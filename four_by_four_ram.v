==> flow/design.v <==
module D_flipflop(D_i, Clk_i, rst_i, w_i, Q_o);
input D_i, Clk_i, rst_i, w_i;
output reg Q_o;
always @(posedge Clk_i or posedge rst_i) begin
    if(rst_i) Q_o  = 1'b0;
    else if (Clk_i & w_i) Q_o = D_i;
end
endmodule
module four_by_four_ram(Clk, sel_i, rst_i, rw_i, data_i, data_o);
input wire Clk;
input wire rst_i, rw_i;
input wire [1:0] sel_i;
input wire [3:0] data_i;
output wire [3:0] data_o;
wire col_1_o;
wire col_2_o;
wire col_3_o;
wire col_4_o;
wire sel_i_l1;
wire sel_i_l2;
wire sel_i_l3;
wire sel_i_l4;
wire data_o_u1;
wire data_o_u2;
wire data_o_u3;
wire data_o_u4;
wire data_o_u5;
wire data_o_u6;
wire data_o_u7;
wire data_o_u8;
wire data_o_u9;
wire data_o_u10;
wire data_o_u11;
wire data_o_u12;
wire data_o_u13;
wire data_o_u14;
wire data_o_u15;
wire data_o_u16;
two_to_four_decoder U0(
    .a_i(sel_i[1]), .b_i(sel_i[0]), .en_i(1'b1), .a_o(sel_i_l1), .b_o(sel_i_l2), .c_o(sel_i_l3), .d_o(sel_i_l4)
);
mem_cell U1(
    .Clk(Clk),
    .data_i(data_i[0]),
    .sel_i(sel_i_l1),
    .rst_i(rst_i),
    .rw_i(rw_i),
    .data_o(data_o_u1)
);
mem_cell U2(
    .Clk(Clk),
    .data_i(data_i[1]),
    .sel_i(sel_i_l1),
    .rst_i(rst_i),
    .rw_i(rw_i),
    .data_o(data_o_u2)
);
mem_cell U3(
    .Clk(Clk),
    .data_i(data_i[2]),
    .sel_i(sel_i_l1),
    .rst_i(rst_i),
    .rw_i(rw_i),
    .data_o(data_o_u3)
);
mem_cell U4(
    .Clk(Clk),
    .data_i(data_i[3]),
    .sel_i(sel_i_l1),
    .rst_i(rst_i),
    .rw_i(rw_i),
    .data_o(data_o_u4)
);
mem_cell U5(
    .Clk(Clk),
    .data_i(data_i[0]),
    .sel_i(sel_i_l2),
    .rst_i(rst_i),
    .rw_i(rw_i),
    .data_o(data_o_u5)
);
mem_cell U6(
    .Clk(Clk),
    .data_i(data_i[1]),
    .sel_i(sel_i_l2),
    .rst_i(rst_i),
    .rw_i(rw_i),
    .data_o(data_o_u6)
);
mem_cell U7(
    .Clk(Clk),
    .data_i(data_i[2]),
    .sel_i(sel_i_l2),
    .rst_i(rst_i),
    .rw_i(rw_i),
    .data_o(data_o_u7)
);
mem_cell U8(
    .Clk(Clk),
    .data_i(data_i[3]),
    .sel_i(sel_i_l2),
    .rst_i(rst_i),
    .rw_i(rw_i),
    .data_o(data_o_u8)
);
mem_cell U9(
    .Clk(Clk),
    .data_i(data_i[0]),
    .sel_i(sel_i_l3),
    .rst_i(rst_i),
    .rw_i(rw_i),
    .data_o(data_o_u9)
);
mem_cell U10(
    .Clk(Clk),
    .data_i(data_i[1]),
    .sel_i(sel_i_l3),
    .rst_i(rst_i),
    .rw_i(rw_i),
    .data_o(data_o_u10)
);
mem_cell U11(
    .Clk(Clk),
    .data_i(data_i[2]),
    .sel_i(sel_i_l3),
    .rst_i(rst_i),
    .rw_i(rw_i),
    .data_o(data_o_u11)
);
mem_cell U12(
    .Clk(Clk),
    .data_i(data_i[3]),
    .sel_i(sel_i_l3),
    .rst_i(rst_i),
    .rw_i(rw_i),
    .data_o(data_o_u12)
);
mem_cell U13(
    .Clk(Clk),
    .data_i(data_i[0]),
    .sel_i(sel_i_l4),
    .rst_i(rst_i),
    .rw_i(rw_i),
    .data_o(data_o_u13)
);
mem_cell U14(
    .Clk(Clk),
    .data_i(data_i[1]),
    .sel_i(sel_i_l4),
    .rst_i(rst_i),
    .rw_i(rw_i),
    .data_o(data_o_u14)
);
mem_cell U15(
    .Clk(Clk),
    .data_i(data_i[2]),
    .sel_i(sel_i_l4),
    .rst_i(rst_i),
    .rw_i(rw_i),
    .data_o(data_o_u15)
);
mem_cell U16(
    .Clk(Clk),
    .data_i(data_i[3]),
    .sel_i(sel_i_l4),
    .rst_i(rst_i),
    .rw_i(rw_i),
    .data_o(data_o_u16)
);
assign col_1_o = data_o_u1 | data_o_u5 | data_o_u9 | data_o_u13;
assign col_2_o = data_o_u2 | data_o_u6 | data_o_u10 | data_o_u14;
assign col_3_o = data_o_u3 | data_o_u7 | data_o_u11 | data_o_u15;
assign col_4_o = data_o_u4 | data_o_u8 | data_o_u12 | data_o_u16;
assign data_o = {col_4_o, col_3_o, col_2_o, col_1_o};
endmodule
module mem_cell (Clk, data_i, sel_i, rst_i, rw_i, data_o);
input wire Clk;
input wire data_i, sel_i, rst_i, rw_i;
output wire data_o;
wire logic_w;
D_flipflop U1 (
    .Clk_i(Clk),
    .D_i(data_i),
    .w_i(~rw_i & sel_i),
    .rst_i(rst_i),
    .Q_o(logic_w)
);
assign data_o = logic_w & sel_i; 
endmodule
module two_to_four_decoder(a_i, b_i, en_i, a_o, b_o, c_o, d_o);
input wire a_i, b_i, en_i;
output wire a_o, b_o, c_o, d_o;
wire logic_w1, logic_w2, logic_w3, logic_w4;
and U1(logic_w1, ~a_i, ~b_i);
and U2(logic_w2, ~a_i, b_i);
and U3(logic_w3, a_i, ~b_i);
and U4(logic_w4, a_i, b_i);
and U5(a_o, logic_w1, en_i);
and U6(b_o, logic_w2, en_i);
and U7(c_o, logic_w3, en_i);
and U8(d_o, logic_w4, en_i);
endmodule
# [Tool chain data of four_by_four_ram]
# The steps from the RTL of four_by_four_ram to its reports follow in flow order.
# Line numbers count from 1 in the design file above.
# Library cell names are shortened.
# A cell with - has no value.
[design] design="four_by_four_ram" clock="Clk" library="sky130hd" lib_corner="tt_025C_1v80"

# [Word-level counts]
# Source: Yosys, flattened and elaborated, memories not mapped. Widths are those after wreduce; folded enables and synchronous resets count as part of the registers. Registers that Yosys merges into a memory's read port (data or address) are not register bits. Print and check cells do not count. Equal cells are merged and count once.
[classes] bitwise=43
[op_table] cell="bitwise AND 1 bit" count=28
[op_table] cell="bitwise OR 1 bit" count=12
[op_table] cell="NOT 1 bit" count=3
[bits] reg_bits=16 in_bits=9 out_inout_bits=4 elab_cells=59

# [Depth]
# Depth = most cells in a row (Yosys ltp): at word level without a register or memory, in the mapped netlist without a sequential cell, where the memories' decode and read muxes count.
[logic_depth] ltp_word=6 ABC_AREA=1 mapped_depth=7 mapped_depth_nobuf=5

# [Netlist]
# Source: synth_stat.txt of the flow (Yosys; design flattened, memories mapped). It holds for the ABC_AREA given above (unset counts as 0); a run with the other value may have another netlist.
[synth_totals] cells=124 mapped_area_um2=922.1 seqArea_um2=400.4 flip_flops=16 buf_cells=7
[types] cell_type="dfrtp_1" count=16 type_area_um2=400.384
[types] cell_type="nand2_1" count=54 type_area_um2=202.694
[types] cell_type="nand3_1" count=24 type_area_um2=120.115
[types] cell_type="nor2_4" count=5 type_area_um2=56.304
[types] cell_type="inv_1" count=12 type_area_um2=45.043
[types] cell_type="buf_4" count=5 type_area_um2=37.536
[types] cell_type="buf_6" count=2 type_area_um2=22.522
[types] cell_type="nand2_2" count=3 type_area_um2=18.768
[types] cell_type="nand2_4" count=1 type_area_um2=11.261
[types] cell_type="inv_2" count=2 type_area_um2=7.507

# Below are 2 stored runs of the flow (Yosys, OpenROAD; platform sky130hd) on four_by_four_ram, each with its settings, unordered. Constraints: input delay and output delay 20% of the set period each, output load 0.01 pF.
run="run A" settings period_ns=0.828 CORE_UTILIZATION=66 PLACE_DENSITY_LB_ADDON=0.07 CELL_PAD_IN_SITES_GLOBAL_PLACEMENT=3 ABC_AREA=1 GPL_ROUTABILITY_DRIVEN=1 SLEW_MARGIN=25 CAP_MARGIN=20 CORE_MARGIN=2
run="run A" outcome="incomplete, placement halted on FLW-0024"
run="run B" settings period_ns=0.799 CORE_UTILIZATION=66 PLACE_DENSITY_LB_ADDON=0.17 HOLD_SLACK_MARGIN=-0.09 CORE_ASPECT_RATIO=1.85 CELL_PAD_IN_SITES_DETAIL_PLACEMENT=2 ABC_AREA=1 CTS_CLUSTER_DIAMETER=394 CAP_MARGIN=35 MAX_ROUTING_LAYER="met5" CORE_MARGIN=2 SLEW_MARGIN=20
run="run B" outcome="incomplete, floorplanning halted on PDN-0185"
